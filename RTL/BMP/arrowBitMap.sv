==> flow/design.v <==
module arrowBitMap
    (
        input	logic	clk,
        input	logic	resetN,
        input   logic	[10:0] offsetX, 
        input   logic	[10:0] offsetY,
        input	logic	InsideRectangle,  
        output	logic	drawingRequest,  
        output	logic	[7:0] RGBout   
    );
        localparam  int OBJECT_WIDTH_X = 24;
        localparam  int OBJECT_HEIGHT_Y = 32;
        localparam logic [7:0] TRANSPARENT_ENCODING = 8'hFF ; 
        logic [0:OBJECT_HEIGHT_Y-1] [0:OBJECT_WIDTH_X-1] [8-1:0] object_colors = {
        {8'hFF, 8'hFF, 8'hFF, 8'hFF, 8'hFF, 8'hFF, 8'hFF, 8'hFF, 8'hFF, 8'hFF, 8'hFF, 8'hFF, 8'h29, 8'hFF, 8'hFF, 8'hFF, 8'hFF, 8'hFF, 8'hFF, 8'hFF, 8'hFF, 8'hFF, 8'hFF, 8'hFF },
        {8'hFF, 8'hFF, 8'hFF, 8'hFF, 8'hFF, 8'hFF, 8'hFF, 8'hFF, 8'hFF, 8'hFF, 8'hFF, 8'h20, 8'h20, 8'h6D, 8'hFF, 8'hFF, 8'hFF, 8'hFF, 8'hFF, 8'hFF, 8'hFF, 8'hFF, 8'hFF, 8'hFF },
        {8'hFF, 8'hFF, 8'hFF, 8'hFF, 8'hFF, 8'hFF, 8'hFF, 8'hFF, 8'hFF, 8'hFF, 8'h25, 8'h80, 8'hC0, 8'h20, 8'hFF, 8'hFF, 8'hFF, 8'hFF, 8'hFF, 8'hFF, 8'hFF, 8'hFF, 8'hFF, 8'hFF },
        {8'hFF, 8'hFF, 8'hFF, 8'hFF, 8'hFF, 8'hFF, 8'hFF, 8'hFF, 8'hFF, 8'h6D, 8'h40, 8'hE0, 8'hE0, 8'h80, 8'h24, 8'hFF, 8'hFF, 8'hFF, 8'hFF, 8'hFF, 8'hFF, 8'hFF, 8'hFF, 8'hFF },
        {8'hFF, 8'hFF, 8'hFF, 8'hFF, 8'hFF, 8'hFF, 8'hFF, 8'hFF, 8'hFF, 8'h20, 8'hC0, 8'hE0, 8'hE0, 8'hE0, 8'h40, 8'h4D, 8'hFF, 8'hFF, 8'hFF, 8'hFF, 8'hFF, 8'hFF, 8'hFF, 8'hFF },
        {8'hFF, 8'hFF, 8'hFF, 8'hFF, 8'hFF, 8'hFF, 8'hFF, 8'hFF, 8'h24, 8'hA0, 8'hE0, 8'hE0, 8'hE0, 8'hE0, 8'hE0, 8'h20, 8'hFF, 8'hFF, 8'hFF, 8'hFF, 8'hFF, 8'hFF, 8'hFF, 8'hFF },
        {8'hFF, 8'hFF, 8'hFF, 8'hFF, 8'hFF, 8'hFF, 8'hFF, 8'h49, 8'h60, 8'hE0, 8'hE0, 8'hE0, 8'hE0, 8'hE0, 8'hE0, 8'hA0, 8'h24, 8'hFF, 8'hFF, 8'hFF, 8'hFF, 8'hFF, 8'hFF, 8'hFF },
        {8'hFF, 8'hFF, 8'hFF, 8'hFF, 8'hFF, 8'hFF, 8'h72, 8'h40, 8'hE0, 8'hE0, 8'hE0, 8'hE0, 8'hE0, 8'hE0, 8'hE0, 8'hE0, 8'h60, 8'h49, 8'hFF, 8'hFF, 8'hFF, 8'hFF, 8'hFF, 8'hFF },
        {8'hFF, 8'hFF, 8'hFF, 8'hFF, 8'hFF, 8'hFF, 8'h20, 8'hC0, 8'hE0, 8'hE0, 8'hE0, 8'hE0, 8'hE0, 8'hE0, 8'hE0, 8'hE0, 8'hE0, 8'h20, 8'hFF, 8'hFF, 8'hFF, 8'hFF, 8'hFF, 8'hFF },
        {8'hFF, 8'hFF, 8'hFF, 8'hFF, 8'hFF, 8'h24, 8'h80, 8'hE0, 8'hE0, 8'hE0, 8'hE0, 8'hE0, 8'hE0, 8'hE0, 8'hE0, 8'hE0, 8'hE0, 8'hC0, 8'h20, 8'hFF, 8'hFF, 8'hFF, 8'hFF, 8'hFF },
        {8'hFF, 8'hFF, 8'hFF, 8'hFF, 8'h49, 8'h60, 8'hE0, 8'hE0, 8'hE0, 8'hE0, 8'hE0, 8'hE0, 8'hE0, 8'hE0, 8'hE0, 8'hE0, 8'hE0, 8'hE0, 8'h80, 8'h29, 8'hFF, 8'hFF, 8'hFF, 8'hFF },
        {8'hFF, 8'hFF, 8'hFF, 8'hFF, 8'h20, 8'hE0, 8'hE0, 8'hE0, 8'hE0, 8'hE0, 8'hE0, 8'hE0, 8'hE0, 8'hE0, 8'hE0, 8'hE0, 8'hE0, 8'hE0, 8'hE0, 8'h40, 8'h72, 8'hFF, 8'hFF, 8'hFF },
        {8'hFF, 8'hFF, 8'hFF, 8'h20, 8'hC0, 8'hE0, 8'hE0, 8'hE0, 8'hE0, 8'hE0, 8'hE0, 8'hE0, 8'hE0, 8'hE0, 8'hE0, 8'hE0, 8'hE0, 8'hE0, 8'hE0, 8'hC0, 8'h20, 8'hFF, 8'hFF, 8'hFF },
        {8'hFF, 8'hFF, 8'h25, 8'h80, 8'hE0, 8'hE0, 8'hE0, 8'hE0, 8'hE0, 8'hE0, 8'hE0, 8'hE0, 8'hE0, 8'hE0, 8'hE0, 8'hE0, 8'hE0, 8'hE0, 8'hE0, 8'hE0, 8'h80, 8'h25, 8'hFF, 8'hFF },
        {8'hFF, 8'h6D, 8'h40, 8'hE0, 8'hE0, 8'hE0, 8'hC0, 8'hA0, 8'h80, 8'hE0, 8'hE0, 8'hE0, 8'hE0, 8'hE0, 8'hE0, 8'hA0, 8'h80, 8'hA0, 8'hE0, 8'hE0, 8'hE0, 8'h40, 8'h6D, 8'hFF },
        {8'hFF, 8'h00, 8'h80, 8'h60, 8'h40, 8'h20, 8'h24, 8'h29, 8'h00, 8'hC0, 8'hE0, 8'hE0, 8'hE0, 8'hE0, 8'hE0, 8'h60, 8'h24, 8'h25, 8'h20, 8'h40, 8'h60, 8'h80, 8'h00, 8'hFF },
        {8'h24, 8'h24, 8'h49, 8'h6D, 8'hFF, 8'hFF, 8'hFF, 8'hFF, 8'h20, 8'hE0, 8'hE0, 8'hE0, 8'hE0, 8'hE0, 8'hE0, 8'h60, 8'h6D, 8'hFF, 8'hFF, 8'hFF, 8'h6D, 8'h49, 8'h24, 8'h25 },
        {8'hFF, 8'hFF, 8'hFF, 8'hFF, 8'hFF, 8'hFF, 8'hFF, 8'hFF, 8'h20, 8'hE0, 8'hE0, 8'hE0, 8'hE0, 8'hE0, 8'hE0, 8'h80, 8'h49, 8'hFF, 8'hFF, 8'hFF, 8'hFF, 8'hFF, 8'hFF, 8'hFF },
        {8'hFF, 8'hFF, 8'hFF, 8'hFF, 8'hFF, 8'hFF, 8'hFF, 8'hFF, 8'h40, 8'hE0, 8'hE0, 8'hE0, 8'hE0, 8'hE0, 8'hE0, 8'hA0, 8'h49, 8'hFF, 8'hFF, 8'hFF, 8'hFF, 8'hFF, 8'hFF, 8'hFF },
        {8'hFF, 8'hFF, 8'hFF, 8'hFF, 8'hFF, 8'hFF, 8'hFF, 8'hFF, 8'h40, 8'hE0, 8'hE0, 8'hE0, 8'hE0, 8'hE0, 8'hE0, 8'hC0, 8'h25, 8'hFF, 8'hFF, 8'hFF, 8'hFF, 8'hFF, 8'hFF, 8'hFF },
        {8'hFF, 8'hFF, 8'hFF, 8'hFF, 8'hFF, 8'hFF, 8'hFF, 8'h6D, 8'h60, 8'hE0, 8'hE0, 8'hE0, 8'hE0, 8'hE0, 8'hE0, 8'hC0, 8'h24, 8'hFF, 8'hFF, 8'hFF, 8'hFF, 8'hFF, 8'hFF, 8'hFF },
        {8'hFF, 8'hFF, 8'hFF, 8'hFF, 8'hFF, 8'hFF, 8'hFF, 8'h4D, 8'h80, 8'hE0, 8'hE0, 8'hE0, 8'hE0, 8'hE0, 8'hE0, 8'hE0, 8'h20, 8'hFF, 8'hFF, 8'hFF, 8'hFF, 8'hFF, 8'hFF, 8'hFF },
        {8'hFF, 8'hFF, 8'hFF, 8'hFF, 8'hFF, 8'hFF, 8'hFF, 8'h49, 8'hA0, 8'hE0, 8'hE0, 8'hE0, 8'hE0, 8'hE0, 8'hE0, 8'hE0, 8'h20, 8'hFF, 8'hFF, 8'hFF, 8'hFF, 8'hFF, 8'hFF, 8'hFF },
        {8'hFF, 8'hFF, 8'hFF, 8'hFF, 8'hFF, 8'hFF, 8'hFF, 8'h25, 8'hA0, 8'hE0, 8'hE0, 8'hE0, 8'hE0, 8'hE0, 8'hE0, 8'hE0, 8'h40, 8'hFF, 8'hFF, 8'hFF, 8'hFF, 8'hFF, 8'hFF, 8'hFF },
        {8'hFF, 8'hFF, 8'hFF, 8'hFF, 8'hFF, 8'hFF, 8'hFF, 8'h24, 8'hC0, 8'hE0, 8'hE0, 8'hE0, 8'hE0, 8'hE0, 8'hE0, 8'hE0, 8'h40, 8'hFF, 8'hFF, 8'hFF, 8'hFF, 8'hFF, 8'hFF, 8'hFF },
        {8'hFF, 8'hFF, 8'hFF, 8'hFF, 8'hFF, 8'hFF, 8'hFF, 8'h20, 8'hC0, 8'hE0, 8'hE0, 8'hE0, 8'hE0, 8'hE0, 8'hE0, 8'hE0, 8'h60, 8'h72, 8'hFF, 8'hFF, 8'hFF, 8'hFF, 8'hFF, 8'hFF },
        {8'hFF, 8'hFF, 8'hFF, 8'hFF, 8'hFF, 8'hFF, 8'hFF, 8'h20, 8'hE0, 8'hE0, 8'hE0, 8'hE0, 8'hE0, 8'hE0, 8'hE0, 8'hE0, 8'h80, 8'h6D, 8'hFF, 8'hFF, 8'hFF, 8'hFF, 8'hFF, 8'hFF },
        {8'hFF, 8'hFF, 8'hFF, 8'hFF, 8'hFF, 8'hFF, 8'hFF, 8'h40, 8'hE0, 8'hE0, 8'hE0, 8'hE0, 8'hE0, 8'hE0, 8'hE0, 8'hE0, 8'h80, 8'h49, 8'hFF, 8'hFF, 8'hFF, 8'hFF, 8'hFF, 8'hFF },
        {8'hFF, 8'hFF, 8'hFF, 8'hFF, 8'hFF, 8'hFF, 8'hFF, 8'h40, 8'hE0, 8'hE0, 8'hE0, 8'hE0, 8'hE0, 8'hE0, 8'hE0, 8'hE0, 8'hA0, 8'h49, 8'hFF, 8'hFF, 8'hFF, 8'hFF, 8'hFF, 8'hFF },
        {8'hFF, 8'hFF, 8'hFF, 8'hFF, 8'hFF, 8'hFF, 8'hFF, 8'h60, 8'hE0, 8'hE0, 8'hE0, 8'hE0, 8'hE0, 8'hE0, 8'hE0, 8'hE0, 8'hC0, 8'h24, 8'hFF, 8'hFF, 8'hFF, 8'hFF, 8'hFF, 8'hFF },
        {8'hFF, 8'hFF, 8'hFF, 8'hFF, 8'hFF, 8'hFF, 8'h6D, 8'h60, 8'hE0, 8'hC0, 8'hC0, 8'hC0, 8'hC0, 8'hC0, 8'hC0, 8'hC0, 8'hC0, 8'h24, 8'hFF, 8'hFF, 8'hFF, 8'hFF, 8'hFF, 8'hFF },
        {8'hFF, 8'hFF, 8'hFF, 8'hFF, 8'hFF, 8'hFF, 8'h6D, 8'h00, 8'h00, 8'h00, 8'h00, 8'h00, 8'h00, 8'h00, 8'h00, 8'h00, 8'h00, 8'h24, 8'hFF, 8'hFF, 8'hFF, 8'hFF, 8'hFF, 8'hFF }
        };
        always_ff@(posedge clk or negedge resetN)
        begin
            if(!resetN) begin
                RGBout <=	8'h00;
            end
            else begin
                if (InsideRectangle)   
                    RGBout <= object_colors[offsetY][offsetX];	 
                else 
                    RGBout <= TRANSPARENT_ENCODING ;  
            end 
        end
        assign drawingRequest = (RGBout != TRANSPARENT_ENCODING ) ? 1'b1 : 1'b0 ;  
endmodule 
[Reports on arrowBitMap]
The steps from the RTL of arrowBitMap to its reports follow in flow order.
Lines are those of the file above, counted from 1.
The mark - stands for no value.
Set-up
  design top: arrowBitMap
  clock port: clk
  standard-cell library: sky130hd
  corner: tt_025C_1v80

[Elaborated design]
Yosys after proc, flatten, opt, wreduce and memory -nomap, before mapping. Enables and synchronous resets that opt folds into registers are not counted as muxes. Memory bits, and registers merged into a memory's read port (data or address), are not among the register bits. Print and check cells are not counted. Equal cells are merged and count once.
Storage and ports
  flip-flop bits (word level): 8
  bits of input ports: 25
  output and inout bits: 9
  elaborated cells: 9
Cells by class
  add/sub/neg operators: 3
  multipliers: 1
  equality and inequality tests: 1
  shift-type cells: 1
  multiplexer cells: 2
Operator list (number)
  6144-bit by 32-bit variable part select with 8-bit output with constant A: 1
  32-bit by 2-bit multiplier with 26-bit output with constant B: 1
  32-bit adder: 1
  5-bit by 11-bit subtractor with 12-bit output with constant A: 2
  8-bit inequality test with constant B: 1
  8-bit two-way mux: 1
  1-bit two-way mux: 1

[Logic depth]
Longest topological path by Yosys (ltp), each cell counted once; first at word level (registers and memories cut), then after technology mapping (sequential cells cut; the memories' decode and read muxes count).
Depth
  word-level depth: 5
  ABC_AREA: 0
  gate-level depth with buffers: 18
  mapped depth without buffers: 17

[After synthesis]
Source: synth_stat.txt of the flow (Yosys; design flattened, memories mapped). It holds for the ABC_AREA given above (unset counts as 0); a run with the other value may have another netlist.
Cells by type
  sky130_fd_sc_hd__a21oi_1: number 76, area in all 380.365 um^2
  sky130_fd_sc_hd__o21ai_0: number 66, area in all 330.317 um^2
  sky130_fd_sc_hd__ha_1: number 17, area in all 212.704 um^2
  sky130_fd_sc_hd__nand2_1: number 56, area in all 210.202 um^2
  sky130_fd_sc_hd__clkbuf_1: number 50, area in all 187.68 um^2
  sky130_fd_sc_hd__nor2_1: number 48, area in all 180.173 um^2
  sky130_fd_sc_hd__dfrtp_1: number 7, area in all 175.168 um^2
  sky130_fd_sc_hd__nand3_1: number 32, area in all 160.154 um^2
  sky130_fd_sc_hd__xnor2_1: number 18, area in all 157.651 um^2
  sky130_fd_sc_hd__nor3_1: number 31, area in all 155.149 um^2
  sky130_fd_sc_hd__o211ai_1: number 15, area in all 112.608 um^2
  sky130_fd_sc_hd__nand2b_1: number 16, area in all 100.096 um^2
  sky130_fd_sc_hd__a211oi_1: number 13, area in all 97.594 um^2
  sky130_fd_sc_hd__a31oi_1: number 14, area in all 87.584 um^2
  sky130_fd_sc_hd__o22ai_1: number 13, area in all 81.328 um^2
  sky130_fd_sc_hd__xor2_1: number 9, area in all 78.826 um^2
  sky130_fd_sc_hd__a221oi_1: number 8, area in all 70.067 um^2
  sky130_fd_sc_hd__o31ai_1: number 9, area in all 67.565 um^2
Other cell types: 61; their cells: 172.
Mapped netlist
  cells in the netlist: 670
  mapped area: 4176.5 um^2
  mapped flip-flops: 7
  buffer cells: 73

[Path before layout]
Source: OpenSTA report_checks on the synthesized netlist (no wires, ideal clock, input and output delay 20% of the period each), path of least setup slack; recovery checks are left aside. Register names are those of the netlist, which keeps one name where synthesis merged equal registers.
Path post-synthesis
  path kind: in2reg
  start point: in offsetY[1]
  end point: reg RGBout[7]
  period: 4.69 ns
  input delay: 0.938 ns
  library setup time: 0.126 ns
  launch time at the first pin: 0.938 ns
  arrival time: 4.215 ns
  data required time: 4.564 ns
  path slack: 0.349 ns
  path delay: 3.403 ns
  stages: 16
  buffers on the path: 1
  synthesis period reached: 4.341 ns
"path delay" = arrival - input delay + setup time.
"stages" counts driving pins, that of a launching flip-flop among them; a cell with two outputs on the path counts twice.
"synthesis period reached" = period - worst setup slack (recovery checks aside). The figure is calculated, with input and output delays left at 20% of the set period.
Between the ends stands the longest chain of elaborated cells between them, by number of cells; it is not shown to be the way that was timed. Of several equally long chains one is given.
A line is the first line of the expression or statement that the cell stems from. Yosys adds cells for indexed reads and writes and turns some case tables into memories.
At most two assigning lines are given for a register; there are more.
On the way, post-synthesis
  cells stage by stage: sky130_fd_sc_hd__inv_1 -> sky130_fd_sc_hd__ha_1 -> sky130_fd_sc_hd__fa_1 -> sky130_fd_sc_hd__a21o_1 -> sky130_fd_sc_hd__a21oi_1 -> sky130_fd_sc_hd__nand2b_1 -> sky130_fd_sc_hd__o21ai_0 -> sky130_fd_sc_hd__a221oi_1 -> sky130_fd_sc_hd__xnor2_1 -> sky130_fd_sc_hd__ha_1 -> sky130_fd_sc_hd__and2b_1 -> sky130_fd_sc_hd__a21oi_1 -> sky130_fd_sc_hd__xnor3_1 -> sky130_fd_sc_hd__buf_6 -> sky130_fd_sc_hd__a211o_1 -> sky130_fd_sc_hd__a311o_1
  cells in the longest elaborated chain: 5
  elaborated cells between the ends (all ways): 5
  those cells by class: 2 x add/sub; 1 x mul; 1 x shift; 1 x mux
Ends and longest elaborated chain, post-synthesis
  start, declared: RTL line 6  | input logic [10:0] offsetY,
  5-bit by 11-bit subtractor with 12-bit output: RTL line 55  | RGBout <= object_colors[offsetY][offsetX];
  32-bit by 2-bit multiplier with 26-bit output: RTL line 55
  32-bit adder: RTL line 55
  6144-bit by 32-bit variable part select with 8-bit output: RTL line 55
  8-bit two-way mux: RTL line 54  | if (InsideRectangle)
  end, assigned: RTL line 51  | RGBout <= 8'h00;
  end, assigned: RTL line 55
  end, declared: RTL line 9  | output logic [7:0] RGBout

[Timing after layout]
From the final timing report of flow run 1: the path of least setup slack in the routed layout; clock arrival at registers is part of the times.
Path post-layout
  path kind: in2reg
  start point: in offsetY[5]
  end point: reg RGBout[4]
  period: 3.36 ns
  input delay: 0.67 ns
  library setup time: 0.12 ns
  launch time at the first pin: 0.67 ns
  arrival time: 3.93 ns
  data required time: 3.47 ns
  path slack: -0.45 ns
  stages: 17
  buffers on the path: 4
Between the ends stands the longest chain of elaborated cells between them, by number of cells; it is not shown to be the way that was timed. Of several equally long chains one is given.
At most two assigning lines are given for a register; there are more.
On the way, post-layout
  cells stage by stage: sky130_fd_sc_hd__clkdlybuf4s50_1 -> sky130_fd_sc_hd__buf_4 -> sky130_fd_sc_hd__inv_1 -> sky130_fd_sc_hd__ha_2 -> sky130_fd_sc_hd__nor3b_1 -> sky130_fd_sc_hd__a221oi_2 -> sky130_fd_sc_hd__xnor2_1 -> sky130_fd_sc_hd__ha_1 -> sky130_fd_sc_hd__and2b_1 -> sky130_fd_sc_hd__a21oi_2 -> sky130_fd_sc_hd__xnor3_2 -> sky130_fd_sc_hd__buf_4 -> sky130_fd_sc_hd__buf_4 -> sky130_fd_sc_hd__a31oi_4 -> sky130_fd_sc_hd__nor3_1 -> sky130_fd_sc_hd__nand3_1 -> sky130_fd_sc_hd__nand3_1
  cells in the longest elaborated chain: 5
  elaborated cells between the ends (all ways): 5
  those cells by class: 2 x add/sub; 1 x mul; 1 x shift; 1 x mux
Ends and longest elaborated chain, post-layout
  start, declared: RTL line 6  | input logic [10:0] offsetY,
  5-bit by 11-bit subtractor with 12-bit output: RTL line 55  | RGBout <= object_colors[offsetY][offsetX];
  32-bit by 2-bit multiplier with 26-bit output: RTL line 55
  32-bit adder: RTL line 55
  6144-bit by 32-bit variable part select with 8-bit output: RTL line 55
  8-bit two-way mux: RTL line 54  | if (InsideRectangle)
  end, assigned: RTL line 51  | RGBout <= 8'h00;
  end, assigned: RTL line 55
  end, declared: RTL line 9  | output logic [7:0] RGBout

Ticket comment

Design arrowBitMap on sky130hd. What follows are 2 stored runs of the flow, each under its own settings; their order means nothing. The constraints put input and output delay at 20% of the set period each and load the outputs with 0.01 pF.
"achieved clock period (ns)" means the clock period less the worst setup slack. The figure is calculated, with input and output delays left at 20% of the set period.
"worst setup path time (ns)" = time allowed to the worst setup path (clock period - input delay - output delay, where it has them) - its slack; a late launch clock adds to it, a late capture clock takes from it.
"finish__power__total" is the tool's figure for a default switching activity; nothing was simulated.

settings of flow run 1
{
  "period_ns": 3.36,
  "CORE_UTILIZATION": 16,
  "PLACE_DENSITY_LB_ADDON": 0.25,
  "HOLD_SLACK_MARGIN": 0.06,
  "CELL_PAD_IN_SITES_GLOBAL_PLACEMENT": 1,
  "CELL_PAD_IN_SITES_DETAIL_PLACEMENT": 1,
  "GPL_TIMING_DRIVEN": 1,
  "GPL_ROUTABILITY_DRIVEN": 1,
  "CTS_CLUSTER_DIAMETER": 38,
  "SLEW_MARGIN": 0,
  "CAP_MARGIN": 20,
  "CORE_MARGIN": 2
}
report of flow run 1
yosys chip area after synthesis (um^2): 4176.5
finish__design__die__area: 27411.8
finish__design__instance__area__stdcell: 7095.6
finish__design__instance__utilization: 0.2746
finish__timing__setup__ws: -0.454
finish__timing__setup__tns: -2.840
finish__timing__hold__ws: 0.705
finish__power__total: 4.468e-03
achieved clock period (ns): 3.814
worst setup path time (ns): 3.14
worst setup path kind: in2reg

settings of flow run 2
{
  "period_ns": 4.08,
  "CORE_UTILIZATION": 70,
  "SETUP_SLACK_MARGIN": 0.69,
  "PLACE_DENSITY_LB_ADDON": 0.28,
  "CORE_ASPECT_RATIO": 1.34,
  "TNS_END_PERCENT": 25,
  "GPL_TIMING_DRIVEN": 0,
  "SLEW_MARGIN": 5,
  "CAP_MARGIN": 20,
  "CORE_MARGIN": 2
}
report of flow run 2: did not finish, route, GRT-0116
