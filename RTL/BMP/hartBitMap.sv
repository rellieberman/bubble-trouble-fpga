==> flow/design.v <==
module hartBitMap
    (
        input	logic	clk,
        input	logic	resetN,
        input   logic	[10:0] offsetX, 
        input   logic	[10:0] offsetY,
        input	logic	InsideRectangle,  
        output	logic	drawingRequest,  
        output	logic	[7:0] RGBout   
    );
				localparam logic [7:0] TRANSPARENT_ENCODING = 8'hFF ; 
				localparam  int OBJECT_WIDTH_X = 32;
				localparam  int OBJECT_HEIGHT_Y = 32;
				logic [0:OBJECT_HEIGHT_Y-1] [0:OBJECT_WIDTH_X-1] [8-1:0] object_colors = {
				{8'hFF, 8'hFF, 8'hFF, 8'hFF, 8'hFF, 8'hFF, 8'hFF, 8'hFF, 8'hFF, 8'hFF, 8'hFF, 8'hFF, 8'hFF, 8'hFF, 8'hFF, 8'hFF, 8'hFF, 8'hFF, 8'hFF, 8'hFF, 8'hFF, 8'hFF, 8'hFF, 8'hFF, 8'hFF, 8'hFF, 8'hFF, 8'hFF, 8'hFF, 8'hFF, 8'hFF, 8'hFF },
				{8'hFF, 8'hFF, 8'hFF, 8'hFF, 8'hFF, 8'hFF, 8'hFF, 8'hFF, 8'hFF, 8'hFF, 8'hFF, 8'hFF, 8'hFF, 8'hFF, 8'hFF, 8'hFF, 8'hFF, 8'hFF, 8'hFF, 8'hFF, 8'hFF, 8'hFF, 8'hFF, 8'hFF, 8'hFF, 8'hFF, 8'hFF, 8'hFF, 8'hFF, 8'hFF, 8'hFF, 8'hFF },
				{8'hFF, 8'hFF, 8'hFF, 8'hFF, 8'hFF, 8'hFF, 8'hFF, 8'hFF, 8'hFF, 8'hFF, 8'hFF, 8'hFF, 8'hFF, 8'hFF, 8'hFF, 8'hFF, 8'hFF, 8'hFF, 8'hFF, 8'hFF, 8'hFF, 8'hFF, 8'hFF, 8'hFF, 8'hFF, 8'hFF, 8'hFF, 8'hFF, 8'hFF, 8'hFF, 8'hFF, 8'hFF },
				{8'hFF, 8'hFF, 8'hFF, 8'hFF, 8'hFF, 8'hFF, 8'hFF, 8'hB6, 8'h49, 8'h6D, 8'h6D, 8'h6D, 8'h92, 8'hFF, 8'hFF, 8'hFF, 8'hFF, 8'hFF, 8'hFF, 8'h96, 8'h49, 8'h49, 8'h49, 8'h49, 8'h92, 8'hFF, 8'hFF, 8'hFF, 8'hFF, 8'hFF, 8'hFF, 8'hFF },
				{8'hFF, 8'hFF, 8'hFF, 8'hFF, 8'hFF, 8'hFF, 8'hFF, 8'h92, 8'h00, 8'h00, 8'h00, 8'h00, 8'h25, 8'hFF, 8'hFF, 8'hFF, 8'hFF, 8'hFF, 8'hFF, 8'h6D, 8'h00, 8'h00, 8'h00, 8'h00, 8'h29, 8'hFF, 8'hFF, 8'hFF, 8'hFF, 8'hFF, 8'hFF, 8'hFF },
				{8'hFF, 8'hFF, 8'hFF, 8'hFF, 8'hFF, 8'hDB, 8'h25, 8'h64, 8'hA0, 8'hA0, 8'hA0, 8'hA0, 8'h80, 8'h24, 8'h92, 8'hFF, 8'hFF, 8'hDA, 8'h24, 8'h64, 8'hA0, 8'hA0, 8'hA0, 8'hA0, 8'h60, 8'h04, 8'h96, 8'hFF, 8'hFF, 8'hFF, 8'hFF, 8'hFF },
				{8'hFF, 8'hFF, 8'hFF, 8'hFF, 8'hDA, 8'h92, 8'h20, 8'h60, 8'hE4, 8'hE4, 8'hE5, 8'hE4, 8'hA0, 8'h20, 8'h8D, 8'hDB, 8'hDA, 8'h92, 8'h20, 8'h80, 8'hE0, 8'hE0, 8'hE0, 8'hE0, 8'hA0, 8'h20, 8'h6D, 8'hB6, 8'hFF, 8'hFF, 8'hFF, 8'hFF },
				{8'hFF, 8'hFF, 8'hFF, 8'hFF, 8'h25, 8'h00, 8'hC0, 8'hE4, 8'hE9, 8'hFA, 8'hFF, 8'hED, 8'hE9, 8'hE0, 8'h60, 8'h00, 8'h00, 8'h20, 8'hC0, 8'hE0, 8'hE0, 8'hE0, 8'hE0, 8'hE0, 8'hE0, 8'hC0, 8'h40, 8'h00, 8'hDB, 8'hFF, 8'hFF, 8'hFF },
				{8'hFF, 8'hFF, 8'hB6, 8'h6D, 8'h64, 8'h60, 8'hE4, 8'hE9, 8'hF6, 8'hF2, 8'hF2, 8'hE5, 8'hE4, 8'hE0, 8'hA0, 8'h60, 8'h60, 8'h60, 8'hE0, 8'hE0, 8'hE0, 8'hE0, 8'hE0, 8'hE0, 8'hE0, 8'hC0, 8'h60, 8'h40, 8'h6D, 8'h92, 8'hFF, 8'hFF },
				{8'hFF, 8'hFF, 8'h49, 8'h00, 8'hA0, 8'hE0, 8'hE9, 8'hF2, 8'h103, 8'hED, 8'hDC, 8'hE0, 8'hE0, 8'hE0, 8'hE0, 8'hE0, 8'hE0, 8'hE0, 8'hE0, 8'hE0, 8'hE0, 8'hE0, 8'hE0, 8'hE0, 8'hE0, 8'hC0, 8'hC0, 8'hA0, 8'h00, 8'h49, 8'hFF, 8'hFF },
				{8'hFF, 8'hFF, 8'h49, 8'h00, 8'hA0, 8'hE4, 8'hFA, 8'hF6, 8'hE9, 8'hE4, 8'hE0, 8'hE0, 8'hE0, 8'hE0, 8'hE0, 8'hE0, 8'hE0, 8'hE0, 8'hE0, 8'hE0, 8'hE0, 8'hE0, 8'hE0, 8'hE0, 8'hE0, 8'hC0, 8'hC0, 8'hA0, 8'h00, 8'h49, 8'hFF, 8'hFF },
				{8'hFF, 8'hFF, 8'h49, 8'h00, 8'hA0, 8'hE4, 8'hFB, 8'hF6, 8'hE0, 8'hE0, 8'hE0, 8'hE0, 8'hE0, 8'hE0, 8'hE0, 8'hE0, 8'hE0, 8'hE0, 8'hE0, 8'hE0, 8'hE0, 8'hE0, 8'hE0, 8'hE0, 8'hE0, 8'hC0, 8'hC0, 8'hA0, 8'h00, 8'h49, 8'hFF, 8'hFF },
				{8'hFF, 8'hFF, 8'h49, 8'h00, 8'hA0, 8'hE0, 8'hE9, 8'hE9, 8'hE0, 8'hE0, 8'hE0, 8'hE0, 8'hE0, 8'hE0, 8'hE0, 8'hE0, 8'hE0, 8'hE0, 8'hE0, 8'hE0, 8'hE0, 8'hE0, 8'hE0, 8'hE0, 8'hE0, 8'hC0, 8'hC0, 8'hA0, 8'h00, 8'h49, 8'hFF, 8'hFF },
				{8'hFF, 8'hFF, 8'h49, 8'h00, 8'hA0, 8'hE0, 8'hE5, 8'hE4, 8'hE0, 8'hE0, 8'hE0, 8'hE0, 8'hE0, 8'hE0, 8'hE0, 8'hE0, 8'hE0, 8'hE0, 8'hE0, 8'hE0, 8'hE0, 8'hE0, 8'hE0, 8'hE0, 8'hE0, 8'hC0, 8'hC0, 8'hA0, 8'h00, 8'h49, 8'hFF, 8'hFF },
				{8'hFF, 8'hFF, 8'h49, 8'h00, 8'hA0, 8'hE0, 8'hE0, 8'hE0, 8'hE0, 8'hE0, 8'hE0, 8'hE0, 8'hE0, 8'hE0, 8'hE0, 8'hE0, 8'hE0, 8'hE0, 8'hE0, 8'hE0, 8'hE0, 8'hE0, 8'hE0, 8'hE0, 8'hE0, 8'hC0, 8'hC0, 8'hA0, 8'h00, 8'h49, 8'hFF, 8'hFF },
				{8'hFF, 8'hFF, 8'hDB, 8'hB6, 8'h45, 8'h40, 8'hE0, 8'hE0, 8'hE0, 8'hE0, 8'hE0, 8'hE0, 8'hE0, 8'hE0, 8'hE0, 8'hE0, 8'hE0, 8'hE0, 8'hE0, 8'hE0, 8'hE0, 8'hE0, 8'hE0, 8'hE0, 8'hC0, 8'hC0, 8'h40, 8'h20, 8'hB6, 8'hDB, 8'hFF, 8'hFF },
				{8'hFF, 8'hFF, 8'hFF, 8'hFF, 8'h29, 8'h20, 8'hE0, 8'hE0, 8'hE0, 8'hE0, 8'hE0, 8'hE0, 8'hE0, 8'hE0, 8'hE0, 8'hE0, 8'hE0, 8'hE0, 8'hE0, 8'hE0, 8'hE0, 8'hE0, 8'hE0, 8'hC0, 8'hC0, 8'hA0, 8'h20, 8'h00, 8'hDB, 8'hFF, 8'hFF, 8'hFF },
				{8'hFF, 8'hFF, 8'hFF, 8'hFF, 8'h25, 8'h00, 8'hE0, 8'hE0, 8'hE0, 8'hE0, 8'hE0, 8'hE0, 8'hE0, 8'hE0, 8'hE0, 8'hE0, 8'hE0, 8'hE0, 8'hE0, 8'hE0, 8'hE0, 8'hE0, 8'hE0, 8'hC0, 8'hC0, 8'hC0, 8'h20, 8'h00, 8'hDB, 8'hFF, 8'hFF, 8'hFF },
				{8'hFF, 8'hFF, 8'hFF, 8'hFF, 8'h6D, 8'h49, 8'h80, 8'hA0, 8'hE0, 8'hE0, 8'hE0, 8'hE0, 8'hE0, 8'hE0, 8'hE0, 8'hE0, 8'hE0, 8'hE0, 8'hE0, 8'hE0, 8'hE0, 8'hE0, 8'hE0, 8'hC0, 8'hA0, 8'h60, 8'h49, 8'h6D, 8'hDB, 8'hFF, 8'hFF, 8'hFF },
				{8'hFF, 8'hFF, 8'hFF, 8'hFF, 8'hFF, 8'hDB, 8'h00, 8'h40, 8'hE0, 8'hE0, 8'hE0, 8'hE0, 8'hE0, 8'hE0, 8'hE0, 8'hE0, 8'hE0, 8'hE0, 8'hE0, 8'hE0, 8'hE0, 8'hC0, 8'hC0, 8'hC0, 8'h60, 8'h60, 8'h92, 8'h123, 8'hFF, 8'hFF, 8'hFF, 8'hFF},
				{8'hFF, 8'hFF, 8'hFF, 8'hFF, 8'hFF, 8'hFF, 8'hB6, 8'h8D, 8'h20, 8'hA0, 8'hE0, 8'hE0, 8'hE0, 8'hE0, 8'hE0, 8'hE0, 8'hE0, 8'hE0, 8'hE0, 8'hE0, 8'hC0, 8'hC0, 8'hA0, 8'h20, 8'h69, 8'hB6, 8'hDB, 8'hFF, 8'hFF, 8'hFF, 8'hFF, 8'hFF },
				{8'hFF, 8'hFF, 8'hFF, 8'hFF, 8'hFF, 8'hFF, 8'hFF, 8'hB6, 8'h00, 8'h80, 8'hC0, 8'hE0, 8'hE0, 8'hE0, 8'hE0, 8'hE0, 8'hE0, 8'hE0, 8'hE0, 8'hE0, 8'hC0, 8'hA0, 8'h80, 8'h00, 8'h6D, 8'hFF, 8'hFF, 8'hFF, 8'hFF, 8'hFF, 8'hFF, 8'hFF },
				{8'hFF, 8'hFF, 8'hFF, 8'hFF, 8'hFF, 8'hFF, 8'hFF, 8'hFF, 8'hFF, 8'h49, 8'h00, 8'hC0, 8'hE0, 8'hE0, 8'hE0, 8'hE0, 8'hE0, 8'hE0, 8'hC0, 8'hC0, 8'hA0, 8'h20, 8'h24, 8'hDB, 8'hFF, 8'hFF, 8'hFF, 8'hFF, 8'hFF, 8'hFF, 8'hFF, 8'hFF },
				{8'hFF, 8'hFF, 8'hFF, 8'hFF, 8'hFF, 8'hFF, 8'hFF, 8'hFF, 8'hFF, 8'h92, 8'h49, 8'h80, 8'hA0, 8'hE0, 8'hE0, 8'hE0, 8'hE0, 8'hE0, 8'hC0, 8'hA0, 8'h60, 8'h49, 8'h6D, 8'hFF, 8'hFF, 8'hFF, 8'hFF, 8'hFF, 8'hFF, 8'hFF, 8'hFF, 8'hFF },
				{8'hFF, 8'hFF, 8'hFF, 8'hFF, 8'hFF, 8'hFF, 8'hFF, 8'hFF, 8'hFF, 8'hFF, 8'hFF, 8'h04, 8'h20, 8'hE0, 8'hE0, 8'hE0, 8'hC0, 8'hC0, 8'hC0, 8'h40, 8'hDA, 8'hDA, 8'hFF, 8'hFF, 8'hFF, 8'hFF, 8'hFF, 8'hFF, 8'hFF, 8'hFF, 8'hFF, 8'hFF },
				{8'hFF, 8'hFF, 8'hFF, 8'hFF, 8'hFF, 8'hFF, 8'hFF, 8'hFF, 8'hFF, 8'hFF, 8'hFF, 8'h96, 8'h6D, 8'h40, 8'hA0, 8'hE0, 8'hC0, 8'hA0, 8'h40, 8'h69, 8'hB6, 8'hDB, 8'hFF, 8'hFF, 8'hFF, 8'hFF, 8'hFF, 8'hFF, 8'hFF, 8'hFF, 8'hFF, 8'hFF },
				{8'hFF, 8'hFF, 8'hFF, 8'hFF, 8'hFF, 8'hFF, 8'hFF, 8'hFF, 8'hFF, 8'hFF, 8'hFF, 8'hFF, 8'hB6, 8'h00, 8'h60, 8'hC0, 8'hA0, 8'h80, 8'h00, 8'h92, 8'h123, 8'hFF, 8'hFF, 8'hFF, 8'hFF, 8'hFF, 8'hFF, 8'hFF, 8'hFF, 8'hFF, 8'hFF, 8'hFF },
				{8'hFF, 8'hFF, 8'hFF, 8'hFF, 8'hFF, 8'hFF, 8'hFF, 8'hFF, 8'hFF, 8'hFF, 8'hFF, 8'hFF, 8'hFF, 8'hDB, 8'h6D, 8'h00, 8'h00, 8'h24, 8'hDB, 8'hFF, 8'hFF, 8'hFF, 8'hFF, 8'hFF, 8'hFF, 8'hFF, 8'hFF, 8'hFF, 8'hFF, 8'hFF, 8'hFF, 8'hFF },
				{8'hFF, 8'hFF, 8'hFF, 8'hFF, 8'hFF, 8'hFF, 8'hFF, 8'hFF, 8'hFF, 8'hFF, 8'hFF, 8'hFF, 8'hFF, 8'hFF, 8'h92, 8'h49, 8'h49, 8'h6D, 8'hFF, 8'hFF, 8'hFF, 8'hFF, 8'hFF, 8'hFF, 8'hFF, 8'hFF, 8'hFF, 8'hFF, 8'hFF, 8'hFF, 8'hFF, 8'hFF },
				{8'hFF, 8'hFF, 8'hFF, 8'hFF, 8'hFF, 8'hFF, 8'hFF, 8'hFF, 8'hFF, 8'hFF, 8'hFF, 8'hFF, 8'hFF, 8'hFF, 8'hFF, 8'hFF, 8'hFF, 8'hFF, 8'hFF, 8'hFF, 8'hFF, 8'hFF, 8'hFF, 8'hFF, 8'hFF, 8'hFF, 8'hFF, 8'hFF, 8'hFF, 8'hFF, 8'hFF, 8'hFF },
				{8'hFF, 8'hFF, 8'hFF, 8'hFF, 8'hFF, 8'hFF, 8'hFF, 8'hFF, 8'hFF, 8'hFF, 8'hFF, 8'hFF, 8'hFF, 8'hFF, 8'hFF, 8'hFF, 8'hFF, 8'hFF, 8'hFF, 8'hFF, 8'hFF, 8'hFF, 8'hFF, 8'hFF, 8'hFF, 8'hFF, 8'hFF, 8'hFF, 8'hFF, 8'hFF, 8'hFF, 8'hFF },
				{8'hFF, 8'hFF, 8'hFF, 8'hFF, 8'hFF, 8'hFF, 8'hFF, 8'hFF, 8'hFF, 8'hFF, 8'hFF, 8'hFF, 8'hFF, 8'hFF, 8'hFF, 8'hFF, 8'hFF, 8'hFF, 8'hFF, 8'hFF, 8'hFF, 8'hFF, 8'hFF, 8'hFF, 8'hFF, 8'hFF, 8'hFF, 8'hFF, 8'hFF, 8'hFF, 8'hFF, 8'hFF }
				};
        always_ff@(posedge clk or negedge resetN)
        begin
            if(!resetN) begin
                RGBout <=	8'hFF;
            end
            else begin
                if (InsideRectangle)   
                    RGBout <= object_colors[offsetY][offsetX];	 
                else 
                    RGBout <= TRANSPARENT_ENCODING ;  
            end 
        end
        assign drawingRequest = (RGBout != TRANSPARENT_ENCODING ) ? 1'b1 : 1'b0 ;  
endmodule
From RTL to reports: hartBitMap
What the tools print for hartBitMap, step after step.
Lines are those of the file above, counted from 1.
Cell names lack the library's common part.
Not given: -
Set-up
  top module: hartBitMap
  clock input: clk
  cell library: sky130hd
  library corner: tt_025C_1v80

Elaborated design
Counts by Yosys on the flattened word-level netlist (proc, flatten, opt, wreduce; memories kept). Register bits leave out memories and registers merged into their read ports (data or address); mux counts leave out enables and synchronous resets folded into registers. Print and check cells are left out. Cells with the same type and inputs are merged into one.
Operators by class
  add/subtract/negate cells: 3
  multipliers: 0
  div/mod/pow operators: 0
  $lt $le $gt $ge: 0
  equality and inequality tests: 1
  shift operators: 1
  mux-type cells: 2
  bitwise operators: 0
  reduce/logical cells: 0
Operator list (count)
  8192-bit by 21-bit indexed select with 8-bit output with constant A: 1
  5-bit by 11-bit subtractor with 12-bit output with constant A: 2
  20-bit by 15-bit adder with 21-bit output: 1
  8-bit inequality test with constant B: 1
  8-bit two-way mux: 1
  1-bit two-way mux: 1
Bit counts
  register bits after elaboration: 8
  latch bits: 0
  memory bits (writable): 0
  memory bits (read-only): 0
  word width x clocked read ports: 0
  memory cells: 0
  input port bits: 25
  output and inout bits: 9
  elaborated cells: 8

Depth
Depth = most cells in a row (Yosys ltp): at word level without a register or memory, in the mapped netlist without a sequential cell, where the memories' decode and read muxes count.
Depth
  depth after elaboration: 4
  ABC_AREA: 1
  mapped depth: 29
  depth with buffers taken out: 28

Netlist
Source: synth_stat.txt of the flow (Yosys; design flattened, memories mapped). It holds for the ABC_AREA given above (unset counts as 0); a run with the other value may have another netlist.
The area totals of this step are shown rounded.
Cells by type
  nand2_1: count 403, total area 1.51E+03 um2
  nand3_1: count 143, total area 715.686 um2
  inv_1: count 67, total area 251.491 um2
  a21oi_1: count 45, total area 225.216 um2
  dfstp_2: count 8, total area 210.202 um2
  nor2_1: count 55, total area 206.448 um2
  o21ai_0: count 38, total area 190.182 um2
  buf_2: count 22, total area 110.106 um2
  nand2_2: count 17, total area 106.352 um2
  nand4_1: count 17, total area 106.352 um2
  ha_1: count 7, total area 87.584 um2
  nand3_2: count 8, total area 80.077 um2
  o211ai_1: count 10, total area 75.072 um2
  xnor2_1: count 7, total area 61.309 um2
  clkbuf_1: count 16, total area 60.058 um2
  o21ai_1: count 10, total area 50.048 um2
  buf_6: count 4, total area 45.043 um2
  nand4_4: count 2, total area 42.541 um2
Not listed: further types 27, cells in them 65.
Mapped netlist
  standard cells after synthesis: 944
  cell area after synthesis: 0.00463 mm2
  area of sequential cells: 0.00021 mm2
  mapped flip-flops: 8
  buffer cells: 50

Path before layout
OpenSTA on the mapped netlist: ideal clock, no wires. The path of least setup slack (recovery checks aside). Input and output delay are each 20% of the period. Register names are those of the netlist, which keeps one name where synthesis merged equal registers.
Path post-synthesis
  path kind: in2reg
  start: in offsetX[5]
  end: reg RGBout[1]
  clock period: 3.1 ns
  external input delay: 0.620 ns
  library setup time: 0.084 ns
  launch time at the first pin: 0.620 ns
  arrival: 3.093 ns
  required time: 3.016 ns
  slack: -0.077 ns
  delay of the path: 2.557 ns
  driving pins on the path: 27
  path buffers: 1
  synthesis period reached: 3.177 ns
"delay of the path" = arrival - input delay + setup time.
"driving pins on the path" counts driving pins, that of a launching flip-flop among them; a cell with two outputs on the path counts twice.
"synthesis period reached" = period - worst setup slack (recovery checks aside). The figure is calculated, with input and output delays left at 20% of the set period.
The rows between start and end are the longest chain of elaborated cells between them; the timing report does not say that the signal goes this way. Where chains are equally long, one stands for them.
A line is the first line of the expression or statement that the cell stems from. Yosys adds cells for indexed reads and writes and turns some case tables into memories.
A register here has more assigning lines than the two given.
On the way, post-synthesis
  cells stage by stage: inv_1 -> ha_1 -> nand2_1 -> xnor2_1 -> inv_1 -> ha_1 -> nand2_2 -> inv_1 -> nand2_1 -> nand2_1 -> nor2_1 -> nand3_2 -> clkbuf_8 -> o211ai_1 -> nand2_2 -> nand2_1 -> nand2_1 -> a21oi_2 -> nor2_2 -> nand2_1 -> nand2_1 -> nand2_1 -> nand2_1 -> nor2_1 -> nor2_1 -> nand2_1 -> nand2_1
  cells in the longest elaborated chain: 4
  elaborated cells on any way between the ends: 4
  source lines of those cells: 2
  classes of those cells: add/sub: 2; shift: 1; mux: 1
Ends and longest elaborated chain, post-synthesis
  start: declaration: RTL line 5  | input logic [10:0] offsetX,
  5-bit by 11-bit subtractor with 12-bit output: RTL line 55  | RGBout <= object_colors[offsetY][offsetX];
  20-bit by 15-bit adder with 21-bit output: RTL line 55
  8192-bit by 21-bit indexed select with 8-bit output: RTL line 55
  8-bit two-way mux: RTL line 54  | if (InsideRectangle)
  end: assignment: RTL line 51  | RGBout <= 8'hFF;
  end: assignment: RTL line 55
  end: declaration: RTL line 9  | output logic [7:0] RGBout

Data sheet: physical implementation of hartBitMap

hartBitMap on sky130hd: 2 stored runs with different settings, listed in no order. Input and output delays are each 20% of the period that was set; the output load is 0.01 pF.

==> run 1: settings <==
{ "period_ns": 5.11, "CORE_UTILIZATION": 38, "SETUP_SLACK_MARGIN": 0.91, "CORE_ASPECT_RATIO": 1.03, "CORE_MARGIN": 2, "CELL_PAD_IN_SITES_DETAIL_PLACEMENT": 2, "TNS_END_PERCENT": 20, "ABC_AREA": 1, "GPL_TIMING_DRIVEN": 0, "GPL_ROUTABILITY_DRIVEN": 0, "CTS_CLUSTER_DIAMETER": 59, "MAX_ROUTING_LAYER": "met4", "CAP_MARGIN": 20, "SLEW_MARGIN": 20 }
==> run 1: results <==
incomplete, placement halted on DPL-0033

==> run 2: settings <==
{ "period_ns": 2.45, "CORE_UTILIZATION": 71, "PLACE_DENSITY": 0.66, "CELL_PAD_IN_SITES_DETAIL_PLACEMENT": 0, "SLEW_MARGIN": 20, "CAP_MARGIN": 20, "CORE_MARGIN": 2 }
==> run 2: results <==
incomplete, placement halted on DPL-0038
